==> flow/design.v <==
`timescale 1ns / 1ps
module clk_div(
    input i_clk,
    output o_clkSlow
    );
    reg [15:0] r_cnt = 1'b0;         
    reg r_clkStb;                    
    parameter c_stbVal = 15'h4000;   
    always @(posedge i_clk)
        begin
            {r_clkStb,r_cnt} <= r_cnt + c_stbVal;
        end
    assign o_clkSlow = r_clkStb;
endmodule
`timescale 1ns / 1ps
module sync_gen(
    i_clk,
    o_hsync, o_vsync, o_blanking, o_line, o_x, o_y
    );
    input i_clk;
    output o_hsync, o_vsync, o_line;
    output [3:0] o_blanking;
    output [9:0] o_x;
    output [8:0] o_y;
    parameter c_VdisplayLength  = 480;   
    parameter c_VpulseWidth     = 2;     
    parameter c_VfrontPorch     = 10;
    parameter c_VbackPorch      = 33;    
    parameter c_VsyncEnd        = c_VfrontPorch + c_VpulseWidth;
    parameter c_VdisplayStart   = c_VsyncEnd + c_VbackPorch;
    parameter c_HdisplayLength  = 640;
    parameter c_HpulseWidth     = 96;
    parameter c_HfrontPorch     = 16;
    parameter c_HbackPorch      = 48;
    parameter c_HsyncEnd        = c_HfrontPorch + c_HpulseWidth;
    parameter c_HdisplayStart   = c_HsyncEnd + c_HbackPorch;
    parameter c_HlineEnd        = c_HdisplayLength + c_HpulseWidth + c_HfrontPorch + c_HbackPorch;   
    parameter c_Vend            = c_VdisplayLength + c_VpulseWidth + c_VfrontPorch + c_VbackPorch;   
    reg [9:0] r_Hcnt = 10'b0;
    reg [8:0] r_Vcnt = 9'b0;
    reg r_line = 1'b0;
    wire w_pixClk;
    clk_div pixClk(
        .i_clk(i_clk),
        .o_clkSlow(w_pixClk)
    );
    always @(posedge i_clk)
        begin
        r_line <= 1'b0;  
            if (w_pixClk)
                begin
                    if(r_Hcnt == c_HlineEnd - 1'b1)
                        begin
                            r_Hcnt <= 10'b0;             
                            r_Vcnt <= r_Vcnt + 1'b1;     
                            r_line <= 1'b1;              
                        end
                    else
                        r_Hcnt <= r_Hcnt + 1'b1;         
                    if(r_Vcnt == c_Vend)
                        begin
                            r_Vcnt <= 9'b0;                 
                        end
                end
        end
    assign o_x = (r_Hcnt < c_HdisplayStart) ? 10'b0 : (r_Hcnt - c_HdisplayStart);                
    assign o_y = (r_Vcnt < c_VdisplayStart) ? 9'b0 : (r_Vcnt - c_VdisplayStart);
    assign o_hsync = ~((r_Hcnt >= c_HfrontPorch) & (r_Hcnt < c_HsyncEnd));             
    assign o_vsync = ~((r_Vcnt >= c_VfrontPorch) & (r_Vcnt < c_VsyncEnd));
    assign o_blanking = ((r_Hcnt < c_HdisplayStart) | (r_Vcnt < c_VdisplayStart) | (r_Hcnt - c_HdisplayStart > 8'hFF) | (r_Vcnt - c_VdisplayStart > 8'hFF)) ? 4'b1111 : 4'b0000;
    assign o_line = r_line;                                                           
endmodule
Step by step through the tools: sync_gen:

Tool output for the design above, in the order of the flow.
Lines are those of the file above, counted from 1.
Operators: Yosys type, input widths -> output width; for muxes data width and select width s.
Library cell names are shortened.
The mark n/a stands for no value.

* design top: sync_gen
* clock port: i_clk
* standard-cell library: sky130hd
* library corner: tt_025C_1v80

Word level:

Counts by Yosys on the flattened word-level netlist (proc, flatten, opt, wreduce; memories kept). Register bits leave out memories and registers merged into their read ports (data or address); mux counts leave out enables and synchronous resets folded into registers. Print and check cells are left out. Cells with the same type and inputs are merged into one.

* register bits: 37
* bits in latches: 0
* RAM bits: 0
* bits in read-only memories: 0
* word width x clocked read ports: 0
* memories kept: 0
* input port bits: 1
* output and inout bits: 26

* $add $sub $neg: 5
* multipliers: 0
* divide/modulo/power cells: 0
* $lt $le $gt $ge: 8
* equal/unequal tests: 1
* shifts and indexed selects: 0
* multiplexer cells: 4
* bitwise operators: 7
* reduce/logical cells: 1

Operators with widths (number)
* $gt 32x8->1 const B: 2
* $add 16x15->17 const B: 1
* $sub 10x8->11 const B: 1
* $add 10x1->10 const B: 1
* $eq 10x10->1 const B: 1
* $ge 10x5->1 const B: 1
* $lt 10x7->1 const B: 1
* $lt 10x8->1 const B: 1
* $sub 9x6->10 const B: 1
* $mux 10: 1
* $add 9x1->9 const B: 1
* $ge 9x4->1 const B: 1
* $lt 9x4->1 const B: 1
* $lt 9x6->1 const B: 1
* $mux 9: 1
* $mux 4: 1
* $or 1x1->1: 3
* $and 1x1->1: 2
* $not 1->1: 2
* $reduce_and 2->1: 1
* $mux 1: 1

Longest topological paths:

Yosys ltp: most cells in a row. Word level: on the elaborated netlist, between registers, memories and ports. Mapped: between sequential cells and ports; inverters and the memories' decode and read muxes count.

* word-level depth: 5
* ABC_AREA: 0
* gate-level depth with buffers: 7

Mapped cells and area:

Source: synth_stat.txt of the flow (Yosys; design flattened, memories mapped). It holds for the ABC_AREA given above (unset counts as 0); a run with the other value may have another netlist.
The area totals of this step are shown rounded.

Cells by type (number)
* edfxtp_1: 19
* ha_1: 8
* xnor2_1: 11
* nor2_1: 25
* dfxtp_1: 4
* xor2_1: 6
* nand3_1: 10
* and2_1: 7
* nor3_1: 8
* inv_1: 10
* nand2_1: 9
* buf_4: 4
* buf_2: 5
* nand2b_1: 4
* mux2_2: 2
* nor4_4: 1
* nor2b_1: 3
* or3_1: 3

Not listed: further types 16, cells in them 23.

* cells in the netlist: 162
* cell area after synthesis: 0.001538 sq mm
* sequential part of the area: 0.0006506 sq mm
* flip-flops: 23
* buffer cells: 11

The figures by module come from a second, unflattened synthesis with its own total; it is not the netlist above.

* cells (unflattened synthesis): 158
* area (unflattened synthesis): 0.001541 sq mm

Each row is one instance without its submodules.

Modules
* sync_gen: times used 1, cells 153, area 0.001465 sq mm
* clk_div: times used 1, cells 5, area 0.0000763 sq mm

Worst setup path after synthesis:

OpenSTA on the mapped netlist: ideal clock, no wires. The path of least setup slack (recovery checks aside). Input and output delay are each 20% of the period. Register names are those of the netlist, which keeps one name where synthesis merged equal registers.

* path kind: register to output
* start point: register r_Vcnt[0]
* end point: output o_blanking[1]
* period: 2.76 ns
* output delay: 0.552 ns
* arrival time: 1.856 ns
* path slack: 0.352 ns
* path delay: 1.856 ns
* stages: 8
* path buffers: 1
* synthesis period reached: 2.408 ns

"path delay" is the arrival time less input delay plus setup time.
At an output port there is no setup time.
"stages": output pins that drive a net of the path, with the launching flip-flop's if there is one; two outputs of one cell count as two.
"synthesis period reached" = period - worst setup slack (recovery checks aside). The figure is calculated, with input and output delays left at 20% of the set period.
The rows between start and end are the longest chain of elaborated cells between them; the timing report does not say that the signal goes this way. Where chains are equally long, one stands for them.
Each line given opens the expression or statement behind the cell; cells for indexed reads and writes are added by Yosys, which also makes memories of some case tables.

* cells stage by stage: edfxtp_1 -> inv_1 -> ha_1 -> and3b_4 -> nor4_2 -> nor3_1 -> or3_1 -> buf_4
* length of the longest elaborated chain: 5
* elaborated cells between the ends (all ways): 7
* classes of those cells: 1 x add/sub; 2 x compare; 1 x mux; 3 x logic

RTL lines, path post-synthesis
* start, declared: RTL line 40 `reg [8:0] r_Vcnt = 9'b0;`
* start, assigned: RTL line 55 `r_Vcnt <= r_Vcnt + 1'b1;`
* start, assigned: RTL line 62 `r_Vcnt <= 9'b0;`
* $lt 9x6->1: RTL line 70 `assign o_blanking = ((r_Hcnt < c_HdisplayStart) | (r_Vcnt < c_VdisplayStart) | (r_Hcnt - c_HdisplayStart > 8'h ...`
* $or 1x1->1 x3: RTL line 70
* $mux 4: RTL line 70
* end, declared: RTL line 22 `output [3:0] o_blanking;`

Nets of the timed path that keep an RTL name, with a line that drives or declares them; the list need not be complete.

Named nets, post-synthesis
* o_y[8]: RTL line 67 `assign o_y = (r_Vcnt < c_VdisplayStart) ? 9'b0 : (r_Vcnt - c_VdisplayStart);`
* o_blanking[0]: RTL line 70

Path in the finished layout:

Path of least setup slack in the final report of flow run 1 (OpenROAD, finished layout, wires in). Where an end is a register, its clock arrival counts in the times.

* path kind: register to output
* start point: register r_Vcnt[0]
* end point: output o_blanking[3]
* period: 4.07 ns
* output delay: 0.81 ns
* arrival time: 2.49 ns
* path slack: 0.77 ns
* stages: 9
* path buffers: 2

The rows between start and end are the longest chain of elaborated cells between them; the timing report does not say that the signal goes this way. Where chains are equally long, one stands for them.

* cells stage by stage: edfxtp_1 -> inv_2 -> ha_2 -> and3b_4 -> nor4_2 -> nor3_1 -> or3_1 -> buf_4 -> clkdlybuf4s50_1
* length of the longest elaborated chain: 5
* elaborated cells between the ends (all ways): 7
* classes of those cells: 1 x add/sub; 2 x compare; 1 x mux; 3 x logic

RTL lines, path after layout
* start, declared: RTL line 40 `reg [8:0] r_Vcnt = 9'b0;`
* start, assigned: RTL line 55 `r_Vcnt <= r_Vcnt + 1'b1;`
* start, assigned: RTL line 62 `r_Vcnt <= 9'b0;`
* $lt 9x6->1: RTL line 70 `assign o_blanking = ((r_Hcnt < c_HdisplayStart) | (r_Vcnt < c_VdisplayStart) | (r_Hcnt - c_HdisplayStart > 8'h ...`
* $or 1x1->1 x3: RTL line 70
* $mux 4: RTL line 70
* end, declared: RTL line 22 `output [3:0] o_blanking;`

Lab notebook: sync_gen

Measured results for sync_gen: 2 stored runs of the Yosys and OpenROAD flow on sky130hd. The settings differ; the order carries no meaning. The constraints put input and output delay at 20% of the set period each and load the outputs with 0.01 pF.
By "achieved clock period" is meant the clock period of the run minus its worst setup slack. This is arithmetic on one report: input and output delays are still those of the set period (20% each).
"critical path time" means the part of the period allowed to the worst setup path (the constraints hold back 20% at inputs and 20% at outputs) less its slack; where the path has registers, the arrival times of their clocks count too.
"total power of the final layout" rests on the timing tool's default activity at the inputs, not on a simulated workload.
Measured values are rounded.

### Flow run 1

Settings: `period_ns=4.07`, `CORE_UTILIZATION=60`, `SETUP_SLACK_MARGIN=0.63`, `PLACE_DENSITY_LB_ADDON=0.03`, `CORE_ASPECT_RATIO=1.61`, `GPL_TIMING_DRIVEN=0`, `GPL_ROUTABILITY_DRIVEN=0`, `CAP_MARGIN=10`, `MAX_ROUTING_LAYER=met5`, `CORE_MARGIN=2`, `SLEW_MARGIN=20`

- Summed negative setup slack: 0.000 ns
- Total power of the final layout: 0.3956 mW
- Utilization after routing: 0.766
- Standard-cell area after layout: 0.001896 sq mm
- Chip area in the Yosys report: 0.001538 sq mm
- Critical path time: 2.49 ns
- Worst setup path type: register to output
- Achieved clock period: 3.304 ns
- Setup slack of the critical path: 0.766 ns
- Total die area: 0.002995 sq mm
- Post-route worst hold slack: 0.388 ns

### Flow run 2

Settings: `period_ns=2.8`, `CORE_UTILIZATION=38`, `PLACE_DENSITY=0.51`, `CELL_PAD_IN_SITES_GLOBAL_PLACEMENT=3`, `GPL_TIMING_DRIVEN=0`, `CTS_CLUSTER_SIZE=21`, `CTS_CLUSTER_DIAMETER=156`, `CAP_MARGIN=40`, `CORE_MARGIN=2`, `SLEW_MARGIN=20`

- Total die area: 0.004572 sq mm
- Critical path time: 2.15 ns
- Worst setup path type: register to output
- Post-route worst hold slack: 0.394 ns
- Achieved clock period: 2.706 ns
- Summed negative setup slack: 0.000 ns
- Setup slack of the critical path: 0.094 ns
- Total power of the final layout: 0.5708 mW
- Chip area in the Yosys report: 0.001538 sq mm
- Standard-cell area after layout: 0.002033 sq mm
- Utilization after routing: 0.516
