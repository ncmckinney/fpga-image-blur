==> flow/design.v <==
`timescale 1ns / 1ps
module ps2_ctrl(
    PS2Clk, PS2Data, 
    o_data, o_dataCnt
    );
    input PS2Clk, PS2Data;
    output[7:0] o_data; 
    output[7:0] o_dataCnt;
    reg [32:0] r_data = 33'b0;
    reg [7:0] r_dataCnt = 8'b0;
    always @ (negedge PS2Clk)
        begin
            if(r_dataCnt == 32)
                begin
                    r_dataCnt <= 0;
                end
            else
                begin
                    r_data[r_dataCnt] <= PS2Data;
                    r_dataCnt <= r_dataCnt + 1;
                end
        end
    assign o_data[7:0] = r_data[8:1];
    assign o_dataCnt = r_dataCnt;
endmodule
======== Step by step through the tools: ps2_ctrl ========
The steps from the RTL of ps2_ctrl to its reports follow in flow order.
Line numbers count from 1 in the design file above.
Cell names lack the library's common part.
Not given: n/a
design
  design top .............................. ps2_ctrl
  clock port .............................. PS2Clk
  library ................................. sky130hd
  corner .................................. tt_025C_1v80

======== Word-level counts ========
Counts by Yosys on the flattened word-level netlist (proc, flatten, opt, wreduce; memories kept). Register bits leave out memories and registers merged into their read ports (data or address); mux counts leave out enables and synchronous resets folded into registers. Print and check cells are left out. Cells with the same type and inputs are merged into one.
operators by class
  equal/unequal tests ..................... 1
  shift-type cells ........................ 2
  add/subtract/negate cells ............... 2
  bitwise gates (word level) .............. 3
operators by type and width
  operator                                                          count
  1-bit by 9-bit variable shift with 33-bit output                  1
  1-bit by 9-bit variable shift with 33-bit output with constant A  1
  33-bit bitwise AND                                                1
  33-bit bitwise OR                                                 1
  33-bit inverter                                                   1
  8-bit negation with 9-bit output                                  1
  8-bit by 1-bit adder with 8-bit output with constant B            1
  8-bit by 6-bit == test with 1-bit output with constant B          1
storage and ports
  register bits after elaboration ......... 41
  bits of input ports ..................... 2
  word-level cells ........................ 10
  output and inout port bits .............. 16

======== Longest topological paths ========
Yosys ltp: most cells in a row. Word level: on the elaborated netlist, between registers, memories and ports. Mapped: between sequential cells and ports; inverters and the memories' decode and read muxes count.
logic depth
  depth in word-level cells ............... 5
  ABC_AREA ................................ 0
  gate-level depth with buffers ........... 9
  depth with buffers taken out ............ 8

======== Mapped cells and area ========
Yosys stat after the flow's synthesis: flattened, memories mapped to cells. It holds for the ABC_AREA given above (unset counts as 0); a run with the other value may have another netlist.
cells by type
  cell      count  area in all (um^2)
  edfxtp_1  8      240.23
  dfxtp_1   8      160.154
  xnor2_1   6      52.55
  o21ai_1   10     50.048
  ha_1      3      37.536
  o21ai_0   7      35.034
  nand2_1   9      33.782
  nand3_1   6      30.029
  nand4_4   1      21.27
  nor4_4    1      21.27
  buf_2     4      20.019
  nand2b_1  3      18.768
  xor2_1    2      17.517
  nor2_1    4      15.014
  nor2b_1   2      12.512
  nor3b_2   1      12.512
  buf_6     1      11.261
  inv_1     3      11.261
Not listed: further types 11, cells in them 12.
synthesis totals
  area of sequential cells ................ 0.0004004 mm^2
  standard cells after synthesis .......... 91
  synthesis area .......................... 0.0008858 mm^2
  flip-flops .............................. 16
  buffer cells ............................ 5

Wiki page: ps2_ctrl / flow data

Settings and measured results of 2 stored flow runs for module ps2_ctrl (sky130hd), not sorted in any way. The constraints put input and output delay at 20% of the set period each and load the outputs with 0.01 pF.
By "total power of the final layout" is meant OpenSTA's value without simulated activity: inputs other than the clock are taken to toggle once in ten clock periods, and the tool carries that through the logic.

======== job 1 ========
==> flow/run.sh <==
#!/bin/bash
# the make line also repeats the synthesis and layout settings of config.mk as NAME=value (left out here)
make -C /OpenROAD-flow-scripts/flow DESIGN_CONFIG=/design/flow/config.mk WORK_HOME=/design/flow/orfs CLKGATE_MAP_FILE= finish
==> flow/config.mk <==
export PLATFORM = sky130hd
export DESIGN_NAME = ps2_ctrl
export DESIGN_NICKNAME = ps2_ctrl
export VERILOG_FILES = /design/flow/design.v
export SDC_FILE = /design/flow/constraint.sdc
export NUM_CORES = 4
export LEC_CHECK = 0
export CAP_MARGIN = 20
export CORE_MARGIN = 2
export CORE_UTILIZATION = 40
export SLEW_MARGIN = 20
==> flow/constraint.sdc <==
create_clock -name core_clock -period 4.49 [get_ports {PS2Clk}]
set_input_delay 0.8980 -clock core_clock [delete_from_list [all_inputs] [get_ports {PS2Clk}]]
set_output_delay 0.8980 -clock core_clock [all_outputs]
set_load 0.01 [all_outputs]

-------- measured, job 1 --------
  standard-cell area after routing ........ 0.0011911 mm^2
  setup total negative slack .............. 0.000 ns
  lowest hold slack ....................... 0.488 ns
  die size ................................ 0.0026071 mm^2
  total power of the final layout ......... 0.0002886 W
  synthesis area .......................... 0.0008858 mm^2
  smallest setup slack .................... 0.076 ns

======== job 2 ========
==> flow/run.sh <==
#!/bin/bash
# the make line also repeats the synthesis and layout settings of config.mk as NAME=value (left out here)
make -C /OpenROAD-flow-scripts/flow DESIGN_CONFIG=/design/flow/config.mk WORK_HOME=/design/flow/orfs CLKGATE_MAP_FILE= finish
==> flow/config.mk <==
export PLATFORM = sky130hd
export DESIGN_NAME = ps2_ctrl
export DESIGN_NICKNAME = ps2_ctrl
export VERILOG_FILES = /design/flow/design.v
export SDC_FILE = /design/flow/constraint.sdc
export NUM_CORES = 4
export LEC_CHECK = 0
export ABC_AREA = 0
export CAP_MARGIN = 20
export CORE_MARGIN = 4
export CORE_UTILIZATION = 52
export GPL_TIMING_DRIVEN = 0
export MAX_ROUTING_LAYER = met5
export MIN_ROUTING_LAYER = met1
export PLACE_DENSITY_LB_ADDON = 0.17
export SETUP_SLACK_MARGIN = 0.16
export SLEW_MARGIN = 20
==> flow/constraint.sdc <==
create_clock -name core_clock -period 2.79 [get_ports {PS2Clk}]
set_input_delay 0.5580 -clock core_clock [delete_from_list [all_inputs] [get_ports {PS2Clk}]]
set_output_delay 0.5580 -clock core_clock [all_outputs]
set_load 0.01 [all_outputs]

-------- measured, job 2 --------
  total power of the final layout ......... 0.0004699 W
  setup total negative slack .............. -0.378 ns
  synthesis area .......................... 0.0008858 mm^2
  die size ................................ 0.002428 mm^2
  lowest hold slack ....................... 0.564 ns
  standard-cell area after routing ........ 0.0012099 mm^2
  smallest setup slack .................... -0.061 ns
